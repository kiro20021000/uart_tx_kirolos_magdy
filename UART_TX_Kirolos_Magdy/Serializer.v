==> flow/design.v <==
module Serializer (
  input CLK,
  input RST,
  input [7:0] P_data,
  input ser_en,
  input Data_valid,
  output reg ser_done,
  output reg ser_data
  );
  reg [7:0] temp_data;
  reg [3:0] counter;
  wire done_signal;
  assign done_signal = (counter == 4'd8);
  always @ (posedge CLK or negedge RST)
    begin
      ser_data <=1'b0;
      ser_done <= 1'b0;
      counter <= 4'b0;
      if(!RST)
        begin
          ser_data <= 1'b0;
          ser_done <= 1'b0;
          counter <= 4'b0;
        end
		else if (Data_valid)
		temp_data <= P_data;
      else if (ser_en )
        begin
          if(!done_signal)
            begin
              {temp_data[6:0],ser_data} <= temp_data;
              counter <= counter + 4'b1;
            end
          else if(done_signal)
            begin
              ser_done <= 1'b1;
            end
        end
    end
endmodule
From RTL to reports: Serializer
The steps from the RTL of Serializer to its reports follow in flow order.
Lines are those of the file above, counted from 1.
Operators: Yosys type, input widths -> output width; for muxes data width and select width s.
{ "inputs": {"top": "Serializer", "clock_port": "CLK", "lib": "sky130hd", "corner": "tt_025C_1v80"} }

Word level
Counts by Yosys on the flattened word-level netlist (proc, flatten, opt, wreduce; memories kept). Register bits leave out memories and registers merged into their read ports (data or address). Print and check cells are left out. Cells with the same type and inputs are merged into one.
{ "word_totals": {"ff_bits": 14, "in_bits": 12, "word_cells": 23, "output_inout_bits": 2} }
{ "classes": {"equal": 2, "add_sub_neg": 1, "n_mux": 12, "n_reduce_logical": 3} }
{ "op_table": {"columns": ["operator", "count"], "rows": [
  ["$mux 7", 3],
  ["$mux 4", 3],
  ["$mux 1", 6],
  ["$add 4x1->4 const B", 1],
  ["$eq 4x4->1 const B", 1],
  ["$reduce_and 3->1", 1],
  ["$ne 2x2->1 const B", 1],
  ["$reduce_and 2->1", 1],
  ["$reduce_bool 2->1", 1]
]} }

Logic depth
Yosys ltp: most cells in a row. Word level: on the elaborated netlist, between registers, memories and ports. Mapped: between sequential cells and ports; inverters and the memories' decode and read muxes count.
{ "logic_depth": {"depth_word": 4, "ABC_AREA": 0, "mapped_depth": 5, "mapped_depth_nobuf": 5} }

Netlist
Source: synth_stat.txt of the flow (Yosys; design flattened, memories mapped). It holds for the ABC_AREA given above (unset counts as 0); a run with the other value may have another netlist.
The area totals of this step are shown rounded.
{ "mapped": {"n_buf": 1, "synth_area_um2": 652, "seqArea_um2": 390, "cell_count": 40, "ff_cells": 14} }
{ "by_type": {"columns": ["cell", "count", "type_area_um2"], "rows": [
  ["sky130_fd_sc_hd__edfxtp_1", 8, 240.23],
  ["sky130_fd_sc_hd__dfrtp_1", 6, 150.144],
  ["sky130_fd_sc_hd__mux2_4", 7, 105.101],
  ["sky130_fd_sc_hd__nand3b_4", 2, 40.038],
  ["sky130_fd_sc_hd__ha_1", 2, 25.024],
  ["sky130_fd_sc_hd__nor2_1", 4, 15.014],
  ["sky130_fd_sc_hd__buf_6", 1, 11.261],
  ["sky130_fd_sc_hd__inv_1", 3, 11.261],
  ["sky130_fd_sc_hd__a31o_1", 1, 8.758],
  ["sky130_fd_sc_hd__and3b_1", 1, 8.758],
  ["sky130_fd_sc_hd__xnor2_1", 1, 8.758],
  ["sky130_fd_sc_hd__xor2_1", 1, 8.758],
  ["sky130_fd_sc_hd__nor3b_1", 1, 7.507],
  ["sky130_fd_sc_hd__and2_1", 1, 6.256],
  ["sky130_fd_sc_hd__nand3_1", 1, 5.005]
]} }

Timing after synthesis
Source: OpenSTA report_checks on the synthesized netlist (no wires, ideal clock, input and output delay 20% of the period each), path of least setup slack; recovery checks are left aside. Register names are those of the netlist, which keeps one name where synthesis merged equal registers.
{ "synth_path": {"path_kind": "reg-to-reg", "start": "reg counter[0]", "end": "reg temp_data[0]", "period_ns": 1.66, "arrival_ns": 0.997, "delay_ns": 1.322, "required_time_ns": 1.335, "path_buffers": 0, "path_stages": 5, "t_first_pin_ns": 0.000, "setup_slack_ns": 0.338, "period_less_setup_slack_ns": 1.322} }
"delay_ns" = arrival - input delay + setup time.
"path_stages": output pins that drive a net of the path, with the launching flip-flop's if there is one; two outputs of one cell count as two.
"period_less_setup_slack_ns" is the clock period less the worst setup slack; recovery checks do not enter. This is arithmetic on one report: input and output delays are still those of the set period (20% each).
Between the ends stands the longest chain of elaborated cells between them, by number of cells; it is not shown to be the way that was timed. Of several equally long chains one is given.
A line is the first line of the expression or statement that the cell stems from. Yosys adds cells for indexed reads and writes and turns some case tables into memories.
At most two assigning lines are given for a register; there are more.
The path ends at the enable pin of a flip-flop; only ways to that pin are counted.
{ "synth_via": {"path_cell_list": "sky130_fd_sc_hd__dfrtp_1 sky130_fd_sc_hd__inv_1 sky130_fd_sc_hd__ha_1 sky130_fd_sc_hd__nand3b_4 sky130_fd_sc_hd__a31o_1", "elab_chain_cells": 3, "cone_cells": 3, "lines_between": 1, "classes_between": "eq/ne (2); reduce/logical (1)"} }
{ "synth_rtl": {"columns": ["item", "line", "source"], "rows": [
  ["start: declaration", 11, "reg [3:0] counter;"],
  ["start: assignment", 18, "counter <= 4'b0;"],
  ["start: assignment", 32, "counter <= counter + 4'b1;"],
  ["$eq 4x4->1", 13, "assign done_signal = (counter == 4'd8);"],
  ["$ne 2x2->1", null, null],
  ["$reduce_and 3->1", null, null],
  ["end: assignment", 26, "temp_data <= P_data;"],
  ["end: declaration", 10, "reg [7:0] temp_data;"]
]} }

Path in the finished layout
From the final timing report of stored run 1: the path of least setup slack in the routed layout; clock arrival at registers is part of the times.
{ "layout_path": {"path_kind": "input-to-reg", "start": "in Data_valid", "end": "reg temp_data[0]", "path_stages": 3, "in_delay_ns": 0.31, "arrival_ns": 1.30, "path_buffers": 2, "setup_slack_ns": 0.29, "required_time_ns": 1.58, "t_first_pin_ns": 0.31, "period_ns": 1.56} }
Between the ends stands the longest chain of elaborated cells between them, by number of cells; it is not shown to be the way that was timed. Of several equally long chains one is given.
The path ends at the data pin of a flip-flop with enable; ways to the enable are not counted.
{ "layout_via": {"path_cell_list": "sky130_fd_sc_hd__clkdlybuf4s50_1 sky130_fd_sc_hd__buf_12 sky130_fd_sc_hd__mux2_4", "elab_chain_cells": 1, "cone_cells": 1, "lines_between": 1, "classes_between": "mux (1)"} }
{ "layout_rtl": {"columns": ["item", "line", "source"], "rows": [
  ["start: declaration", 6, "input Data_valid,"],
  ["$mux 7", 25, "else if (Data_valid)"],
  ["end: assignment", 26, "temp_data <= P_data;"],
  ["end: declaration", 10, "reg [7:0] temp_data;"]
]} }

--- measured runs ---
Record of 2 stored runs of the RTL-to-layout flow on Serializer, platform sky130hd. The runs are unordered. Constraints: input delay and output delay 20% of the set period each, output load 0.01 pF.
"clock_period_reached_ns" = clock period - worst setup slack. The figure is calculated, with input and output delays left at 20% of the set period.
Measured values are rounded.

Stored run 1
==> flow/run.sh <==
#!/bin/bash
# the make line also repeats the synthesis and layout settings of config.mk as NAME=value (left out here)
make -C /OpenROAD-flow-scripts/flow DESIGN_CONFIG=/design/flow/config.mk WORK_HOME=/design/flow/orfs CLKGATE_MAP_FILE= finish
==> flow/config.mk <==
export PLATFORM = sky130hd
export DESIGN_NAME = Serializer
export DESIGN_NICKNAME = Serializer
export VERILOG_FILES = /design/flow/design.v
export SDC_FILE = /design/flow/constraint.sdc
export NUM_CORES = 4
export LEC_CHECK = 0
export CAP_MARGIN = 20
export CORE_MARGIN = 2
export CORE_UTILIZATION = 40
export SETUP_SLACK_MARGIN = 0.25
export SLEW_MARGIN = 20
==> flow/constraint.sdc <==
create_clock -name core_clock -period 1.56 [get_ports {CLK}]
set_input_delay 0.3120 -clock core_clock [delete_from_list [all_inputs] [get_ports {CLK}]]
set_output_delay 0.3120 -clock core_clock [all_outputs]
set_load 0.01 [all_outputs]

==> results of stored run 1, as JSON <==
{
  "yosys.chip_area_um2": 652,
  "dieArea_um2": 1970,
  "util_pct": 59.1,
  "total_negative_slack_ns": 0.000,
  "clock_period_reached_ns": 1.273,
  "final_cell_area_um2": 901,
  "final_setup_ws_ns": 0.287
}

Stored run 2
==> flow/run.sh <==
#!/bin/bash
# the make line also repeats the synthesis and layout settings of config.mk as NAME=value (left out here)
make -C /OpenROAD-flow-scripts/flow DESIGN_CONFIG=/design/flow/config.mk WORK_HOME=/design/flow/orfs CLKGATE_MAP_FILE= finish
==> flow/config.mk <==
export PLATFORM = sky130hd
export DESIGN_NAME = Serializer
export DESIGN_NICKNAME = Serializer
export VERILOG_FILES = /design/flow/design.v
export SDC_FILE = /design/flow/constraint.sdc
export NUM_CORES = 4
export LEC_CHECK = 0
export ABC_AREA = 0
export CAP_MARGIN = 20
export CORE_MARGIN = 2
export CORE_UTILIZATION = 20
export GPL_ROUTABILITY_DRIVEN = 0
export MAX_ROUTING_LAYER = met4
export MIN_ROUTING_LAYER = met2
export PLACE_DENSITY = 0.73
export SLEW_MARGIN = 10
export TNS_END_PERCENT = 45
==> flow/constraint.sdc <==
create_clock -name core_clock -period 1.5 [get_ports {CLK}]
set_input_delay 0.3000 -clock core_clock [delete_from_list [all_inputs] [get_ports {CLK}]]
set_output_delay 0.3000 -clock core_clock [all_outputs]
set_load 0.01 [all_outputs]

==> results of stored run 2, as JSON <==
{
  "yosys.chip_area_um2": 652,
  "dieArea_um2": 3730,
  "util_pct": 28.9,
  "total_negative_slack_ns": 0.000,
  "clock_period_reached_ns": 1.441,
  "final_cell_area_um2": 890,
  "final_setup_ws_ns": 0.059
}
--- end ---
